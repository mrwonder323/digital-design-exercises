==> flow/design.v <==
module ALU #(
    OP_SIZE_in = 8,
    OP_SIZE_out = OP_SIZE_in*2
) (
    input [OP_SIZE_in-1:0] a_in,
    input [OP_SIZE_in-1:0] b_in,
    input clk,
    input EN,
    input rst,
    input [2:0] op_in,
    output reg valid,
    output reg [OP_SIZE_out-1:0] alu_out
);
reg [OP_SIZE_out-1:0] alu_out_comp = 0;
reg  valid_comp;
parameter ADD = 0, SUB = 1, MULT = 2, DIV = 3;
parameter AND = 4, OR = 5, NOT = 6, XOR = 7;
always_ff @( posedge clk or negedge rst) begin
    if (!rst) begin
        alu_out <= 0;
        valid <= 0;
    end else begin
        alu_out <= alu_out_comp;
        valid <= valid_comp;
    end        
end
always_comb begin
    if (EN) begin
        valid_comp = 1;
        case (op_in)
            ADD: alu_out_comp = a_in + b_in;
            SUB: alu_out_comp = a_in - b_in;
            MULT: alu_out_comp = a_in * b_in;  
            DIV: alu_out_comp = a_in / b_in;
            AND: alu_out_comp = a_in & b_in;
            OR: alu_out_comp = a_in | b_in;
            NOT: alu_out_comp = ~a_in;
            XOR: alu_out_comp = a_in ^ b_in; 
            default: alu_out_comp = 0; 
        endcase
    end else begin
        valid_comp = 0;
        alu_out_comp = 0;
    end    
end
endmodule
Tool chain data of ALU
What the tools print for ALU, step after step.
Lines are those of the file above, counted from 1.
Cell names lack the library's common part.
{ "design": {"top": "ALU", "clk_port": "clk", "lib": "sky130hd", "corner": "tt_025C_1v80"} }

After elaboration
Source: Yosys, flattened and elaborated, memories not mapped. Widths are those after wreduce; folded enables and synchronous resets count as part of the registers. Registers that Yosys merges into a memory's read port (data or address) are not register bits. Print and check cells do not count. Equal cells are merged and count once.
{ "op_classes": {"logic": 4, "reduce_and_logical": 1, "mux": 3, "equal": 7, "mul": 1, "n_addsub": 2, "div_mod_pow": 1} }
{ "ops": {"columns": ["operator", "count"], "rows": [
  ["divider 8 x 8 -> 16 bit", 1],
  ["multiplier 8 x 8 -> 16 bit", 1],
  ["parallel mux 16 bit (select 8 bit)", 1],
  ["NOT 8 -> 16 bit", 1],
  ["2-to-1 mux 16 bit", 1],
  ["equality test 3 bit with constant B", 4],
  ["adder 8 x 8 -> 9 bit", 1],
  ["subtractor 8 x 8 -> 9 bit", 1],
  ["bitwise AND 8 bit", 1],
  ["bitwise OR 8 bit", 1],
  ["bitwise XOR 8 bit", 1],
  ["equality test 3 x 2 -> 1 bit with constant B", 2],
  ["equality test 3 x 1 -> 1 bit with constant B", 1],
  ["zero test 3 bit", 1],
  ["2-to-1 mux 1 bit", 1]
]} }
{ "word_totals": {"in_bits": 22, "regBits": 17, "out_inout_bits": 17, "elab_cells": 21} }

Longest topological paths
Yosys ltp: most cells in a row. Word level: on the elaborated netlist, between registers, memories and ports. Mapped: between sequential cells and ports; inverters and the memories' decode and read muxes count.
{ "depth": {"depth_word": 3, "ABC_AREA": 0, "depth_mapped": 149} }

Synthesis result
The flow's flattened synthesis, as Yosys stat reports it; memories are mapped. The netlist is that of the ABC_AREA named above (0 if unset); the other value can give another one.
{ "types": {"columns": ["type", "count"], "rows": [
  ["ha_1", 162],
  ["fa_1", 38],
  ["nor2_1", 132],
  ["dfrtp_1", 17],
  ["a21oi_1", 83],
  ["nand2_1", 107],
  ["inv_1", 100],
  ["o21a_1", 48],
  ["xnor2_1", 38],
  ["o21ai_0", 55],
  ["nor3_1", 54],
  ["o31ai_1", 24],
  ["mux2_2", 15],
  ["xor2_1", 19],
  ["mux2i_1", 15],
  ["a21o_1", 18],
  ["o211ai_1", 17],
  ["or3_1", 16]
]} }
Not listed: further types 72, cells in them 261.
{ "synth_totals": {"buffers": 37, "sequential_area_mm2": 0.0004254, "flip_flops": 17, "stdcells": 1219, "mapped_area_mm2": 0.00916} }

Path before layout
Source: OpenSTA report_checks on the synthesized netlist (no wires, ideal clock, input and output delay 20% of the period each), path of least setup slack; recovery checks are left aside. Register names are those of the netlist, which keeps one name where synthesis merged equal registers.
{ "synth_timing": {"kind": "input to register", "startpoint": "in b_in[1]", "endpoint": "reg alu_out[0]", "setup_slack_ns": 3.647, "t_first_pin_ns": 7.540, "path_delay_ns": 26.513, "t_required_ns": 37.565, "stages": 134, "period_ns": 37.7, "arrival_ns": 33.918, "setup_ns": 0.135, "synth_period_reached_ns": 34.053} }
"path_delay_ns" = arrival - input delay + setup time.
"stages" counts driving pins, that of a launching flip-flop among them; a cell with two outputs on the path counts twice.
"synth_period_reached_ns" = period - worst setup slack (recovery checks aside). The figure is calculated, with input and output delays left at 20% of the set period.
The rows between start and end are the longest chain of elaborated cells between them; the timing report does not say that the signal goes this way. Where chains are equally long, one stands for them.
A line is the first line of the expression or statement that the cell stems from. Yosys adds cells for indexed reads and writes and turns some case tables into memories.
{ "synth_via": {"cell_sequence": "inv_1 > ha_1 > o211ai_1 > a21oi_1 > a21oi_1 > ha_1 > or3_1 > o22a_1 > nand4_1 > o31a_1 > inv_1 > ha_1 > a21oi_1 > a21boi_1 > or2_2 > o31a_1 > inv_1 > ha_1 > (+98 left out) > a21oi_1 > o21ai_0 > a21o_1 > a21o_1 > nor2_1 > nand4_4 > nor2_8 > mux2_1 > ha_1 > a21oi_1 > nor2b_1 > o21ai_0 > nand2b_1 > a21oi_1 > nor2b_1 > o21ai_0 > and4b_1 > o22ai_1", "elab_chain_len": 3, "cone_cells": 3, "cone_lines": 3} }
{ "synth_lines": {"columns": ["element", "line", "source"], "rows": [
  ["start: declaration", 6, "input [OP_SIZE_in-1:0] b_in,"],
  ["divider 8 x 8 -> 16 bit", 34, "DIV: alu_out_comp = a_in / b_in;"],
  ["parallel mux 16 bit (select 8 bit)", 30, "case (op_in)"],
  ["2-to-1 mux 16 bit", 28, "if (EN) begin"],
  ["end: assignment", 20, "alu_out <= 0;"],
  ["end: assignment", 23, "alu_out <= alu_out_comp;"],
  ["end: declaration", 12, "output reg [OP_SIZE_out-1:0] alu_out"]
]} }

Path in the finished layout
From the final timing report of entry A: the path of least setup slack in the routed layout; clock arrival at registers is part of the times.
{ "layout_timing": {"kind": "input to register", "startpoint": "in b_in[6]", "endpoint": "reg alu_out[0]", "stages": 132, "setup_ns": 0.13, "setup_slack_ns": -0.56, "period_ns": 29.6, "arrival_ns": 30.28, "t_required_ns": 29.72, "t_first_pin_ns": 5.92} }
The rows between start and end are the longest chain of elaborated cells between them; the timing report does not say that the signal goes this way. Where chains are equally long, one stands for them.
{ "layout_via": {"cell_sequence": "dlygate4sd2_1 > buf_6 > nor4_4 > nand2_2 > a21oi_4 > nor2_2 > a21oi_2 > ha_2 > o21a_1 > o22a_4 > nand4_1 > o31a_1 > inv_2 > ha_4 > nand4_1 > a21boi_4 > o21a_1 > o21ai_1 > (+96 left out) > a21oi_2 > o21ai_2 > a21o_1 > a21o_1 > nor2_2 > nand4_4 > nor2_8 > buf_4 > mux2_1 > ha_1 > nor2b_1 > o21ai_1 > nand2b_1 > a21oi_2 > nor2b_1 > o21ai_1 > and4b_1 > o22ai_2", "elab_chain_len": 3, "cone_cells": 3, "cone_lines": 3} }
{ "layout_lines": {"columns": ["element", "line", "source"], "rows": [
  ["start: declaration", 6, "input [OP_SIZE_in-1:0] b_in,"],
  ["divider 8 x 8 -> 16 bit", 34, "DIV: alu_out_comp = a_in / b_in;"],
  ["parallel mux 16 bit (select 8 bit)", 30, "case (op_in)"],
  ["2-to-1 mux 16 bit", 28, "if (EN) begin"],
  ["end: assignment", 20, "alu_out <= 0;"],
  ["end: assignment", 23, "alu_out <= alu_out_comp;"],
  ["end: declaration", 12, "output reg [OP_SIZE_out-1:0] alu_out"]
]} }

--- measured runs ---
Flow measurements of ALU on sky130hd: 2 stored runs with different settings, listed in no order. Input and output delays are each 20% of the period that was set; the output load is 0.01 pF.
"period achieved": clock period set for the run, less the worst setup slack. It is reckoned from that one timing run; input and output delays stay at 20% of the period that was set.
"time of the worst setup path" = time allowed to the worst setup path (clock period - input delay - output delay, where it has them) - its slack; a late launch clock adds to it, a late capture clock takes from it.

==> entry A: settings <==
{ "period_ns": 29.6, "CORE_UTILIZATION": 54, "PLACE_DENSITY_LB_ADDON": 0.24, "CORE_ASPECT_RATIO": 0.51, "CELL_PAD_IN_SITES_GLOBAL_PLACEMENT": 1, "TNS_END_PERCENT": 100, "GPL_TIMING_DRIVEN": 0, "GPL_ROUTABILITY_DRIVEN": 1, "CTS_CLUSTER_SIZE": 33, "CTS_CLUSTER_DIAMETER": 297, "CAP_MARGIN": 5, "CORE_MARGIN": 2, "SLEW_MARGIN": 20 }
==> entry A: results <==
period achieved: 30.161 ns
die size: 0.0180802 sq mm
worst slack on setup checks: -0.561 ns
std-cell area (final layout): 0.0125846 sq mm
Yosys chip area after synthesis: 0.00916 sq mm
setup total negative slack: -0.561 ns
time of the worst setup path: 24.24 ns
critical path kind: input to register
final utilization: 77.2 %

==> entry B: settings <==
{ "period_ns": 36.2, "SETUP_SLACK_MARGIN": 3.93, "CAP_MARGIN": 20, "CORE_MARGIN": 2, "CORE_UTILIZATION": 40, "SLEW_MARGIN": 20 }
==> entry B: results <==
period achieved: 31.594 ns
die size: 0.0241259 sq mm
worst slack on setup checks: 4.606 ns
std-cell area (final layout): 0.0112796 sq mm
Yosys chip area after synthesis: 0.00916 sq mm
setup total negative slack: 0.000 ns
time of the worst setup path: 24.35 ns
critical path kind: input to register
final utilization: 50.0 %
--- end ---
