==> flow/design.v <==
module PE #(
    n = 8
) (
    input clk,
    input nrst,
    input signed [n-1:0] X_in,
    input signed [n-1:0] Y_in,
    output logic signed [n-1:0] X_out,
    output logic signed [n-1:0] Y_out,
    output logic signed [2*n-1:0] result
);
always @(posedge clk, negedge nrst) begin
    if (!nrst) begin
        result <= 0;
        X_out <= 0;
        Y_out <= 0;
    end else begin
        X_out <= X_in;
        Y_out <= Y_in;
        result <= (Y_in * X_in) + result;
    end
end
endmodule
# From RTL to reports: PE
# Tool output for the design above, in the order of the flow.
# Line numbers count from 1 in the design file above.
# Operators: Yosys type, input widths -> output width; for muxes data width and select width s.
# Cell names lack the library's common part.
setup:
  top: "PE"
  clock: "clk"
  lib: "sky130hd"
  lib_corner: "tt_025C_1v80"

# Elaborated design
# Counts by Yosys on the flattened word-level netlist (proc, flatten, opt, wreduce; memories kept). Register bits leave out memories and registers merged into their read ports (data or address); mux counts leave out enables and synchronous resets folded into registers. Print and check cells are left out. Cells with the same type and inputs are merged into one.
op_classes:
  n_addsub: 1
  n_mul: 1
op_table:
  columns: ["op", "n"]
  rows:
  - ["$mul 8x8->16", 1]
  - ["$add 16x16->16", 1]
word_totals:
  reg_bits: 32
  output_inout_bits: 32
  word_cells: 5

# Depth
# Depth = most cells in a row (Yosys ltp): at word level without a register or memory, in the mapped netlist without a sequential cell, where the memories' decode and read muxes count.
logic_depth:
  depth_word: 2
  abc_area: 0
  mapped_depth: 17
  ltp_nobuf: 16

# After synthesis
# Source: synth_stat.txt of the flow (Yosys; design flattened, memories mapped). It holds for the ABC_AREA given above (unset counts as 0); a run with the other value may have another netlist.
mapped:
  stdcells: 334
  area_um2: 3694.8
  sequential_area_um2: 800.8
  ff_cells: 32
  buf_cells: 1
types:
  columns: ["cell", "n", "type_area_um2"]
  rows:
  - ["fa_1", 71, 1.42E+03]
  - ["dfrtp_1", 32, 800.768]
  - ["ha_1", 37, 462.944]
  - ["inv_1", 71, 266.506]
  - ["and2_1", 33, 206.448]
  - ["xnor2_1", 18, 157.651]
  - ["nand2_1", 26, 97.594]
  - ["nor2_1", 9, 33.782]
  - ["a21oi_1", 6, 30.029]
  - ["o21ai_0", 5, 25.024]
  - ["o21bai_1", 3, 22.522]
  - ["xor2_1", 2, 17.517]
  - ["a211oi_1", 2, 15.014]
  - ["a21o_1", 2, 15.014]
  - ["nor4_1", 2, 12.512]
  - ["o211ai_2", 1, 12.512]
  - ["a2111o_1", 1, 11.261]
  - ["a211o_1", 1, 8.758]
# Not listed: further types 12, cells in them 12.

# Path before layout
# Source: OpenSTA report_checks on the synthesized netlist (no wires, ideal clock, input and output delay 20% of the period each), path of least setup slack; recovery checks are left aside. Register names are those of the netlist, which keeps one name where synthesis merged equal registers.
synth_path:
  path_kind: "input -> register"
  startpoint: "in Y_in[7]"
  endpoint: "reg result[14]"
  tclk_ps: 8020
  in_delay_ps: 1604
  setup_time_ps: 80
  arrival_ps: 5661
  path_slack_ps: 2278
  delay_ps: 4137
  path_stages: 13
  path_buffers: 0
  synth_period_reached_ps: 5742
# "delay_ps" = arrival - input delay + setup time.
# "path_stages" counts driving pins, that of a launching flip-flop among them; a cell with two outputs on the path counts twice.
# "synth_period_reached_ps" is the clock period less the worst setup slack; recovery checks do not enter. This is arithmetic on one report: input and output delays are still those of the set period (20% each).
# The rows between start and end are the longest chain of elaborated cells between them; the timing report does not say that the signal goes this way. Where chains are equally long, one stands for them.
# Each line given opens the expression or statement behind the cell; cells for indexed reads and writes are added by Yosys, which also makes memories of some case tables.
synth_via:
  path_cell_list: "and2_1 inv_1 fa_1 inv_1 fa_1 fa_1 fa_1 fa_1 ha_1 a21oi_2 o21ai_2 a2111o_1 o211ai_2"
  elab_chain_len: 2
  cone_cells: 2
  lines_between: 1
synth_rtl:
  columns: ["item", "line_no", "rtl"]
  rows:
  - ["start, declared", 7, "input signed [n-1:0] Y_in,"]
  - ["$mul 8x8->16", 20, "result <= (Y_in * X_in) + result;"]
  - ["$add 16x16->16", 20, null]
  - ["end, assigned", 14, "result <= 0;"]
  - ["end, assigned", 20, null]
  - ["end, declared", 10, "output logic signed [2*n-1:0] result"]

# Path in the finished layout
# From the final timing report of record 1: the path of least setup slack in the routed layout; clock arrival at registers is part of the times.
# The path's times are printed in steps of 10 ps; the period is the one set.
layout_path:
  path_kind: "input -> register"
  startpoint: "in X_in[0]"
  endpoint: "reg result[15]"
  tclk_ps: 7140
  in_delay_ps: 1430
  setup_time_ps: 70
  arrival_ps: 6530
  path_slack_ps: 840
  path_stages: 16
  path_buffers: 2
# The rows between start and end are the longest chain of elaborated cells between them; the timing report does not say that the signal goes this way. Where chains are equally long, one stands for them.
layout_via:
  path_cell_list: "clkdlybuf4s50_1 and2_1 buf_4 inv_1 fa_1 inv_1 fa_1 fa_1 fa_1 fa_1 ha_1 o21ai_0 o21bai_1 o211ai_1 a31oi_1 xnor2_1"
  elab_chain_len: 2
  cone_cells: 2
  lines_between: 1
layout_rtl:
  columns: ["item", "line_no", "rtl"]
  rows:
  - ["start, declared", 6, "input signed [n-1:0] X_in,"]
  - ["$mul 8x8->16", 20, "result <= (Y_in * X_in) + result;"]
  - ["$add 16x16->16", 20, null]
  - ["end, assigned", 14, "result <= 0;"]
  - ["end, assigned", 20, null]
  - ["end, declared", 10, "output logic signed [2*n-1:0] result"]

# Module PE, platform sky130hd: 2 stored runs of the flow (Yosys, OpenROAD) with differing settings, in no particular order. Input and output delays are each 20% of the period that was set; the output load is 0.01 pF.
# "achieved_period_ps" is the run's clock period less its worst setup slack. It is reckoned from that one timing run; input and output delays stay at 20% of the period that was set.
runs:
  - name: "record 1"
    settings:
      period_ns: 7.14
      CORE_UTILIZATION: 35
      SETUP_SLACK_MARGIN: -0.01
      PLACE_DENSITY_LB_ADDON: 0.1
      HOLD_SLACK_MARGIN: 0.09
      CORE_MARGIN: 9
      CELL_PAD_IN_SITES_GLOBAL_PLACEMENT: 0
      CELL_PAD_IN_SITES_DETAIL_PLACEMENT: 2
      ABC_AREA: 0
      CTS_CLUSTER_DIAMETER: 119
      CAP_MARGIN: 5
      SLEW_MARGIN: 5
    results:
      stdcell_area_um2: 4478.0
      achieved_period_ps: 6298
      tns_ps: 0
      die_footprint_um2: 14579.4
      post_synth_area_um2: 3694.8
      ws_hold_ps: 530
      setup_ws_ps: 842
  - name: "record 2"
    settings:
      period_ns: 5.77
      CORE_UTILIZATION: 41
      HOLD_SLACK_MARGIN: 0.09
      CELL_PAD_IN_SITES_GLOBAL_PLACEMENT: 1
      TNS_END_PERCENT: 80
      GPL_ROUTABILITY_DRIVEN: 0
      CAP_MARGIN: 20
      SLEW_MARGIN: 15
      CORE_MARGIN: 2
    results:
      stdcell_area_um2: 4678.2
      achieved_period_ps: 5459
      tns_ps: 0
      die_footprint_um2: 9787.1
      post_synth_area_um2: 3694.8
      ws_hold_ps: 528
      setup_ws_ps: 311
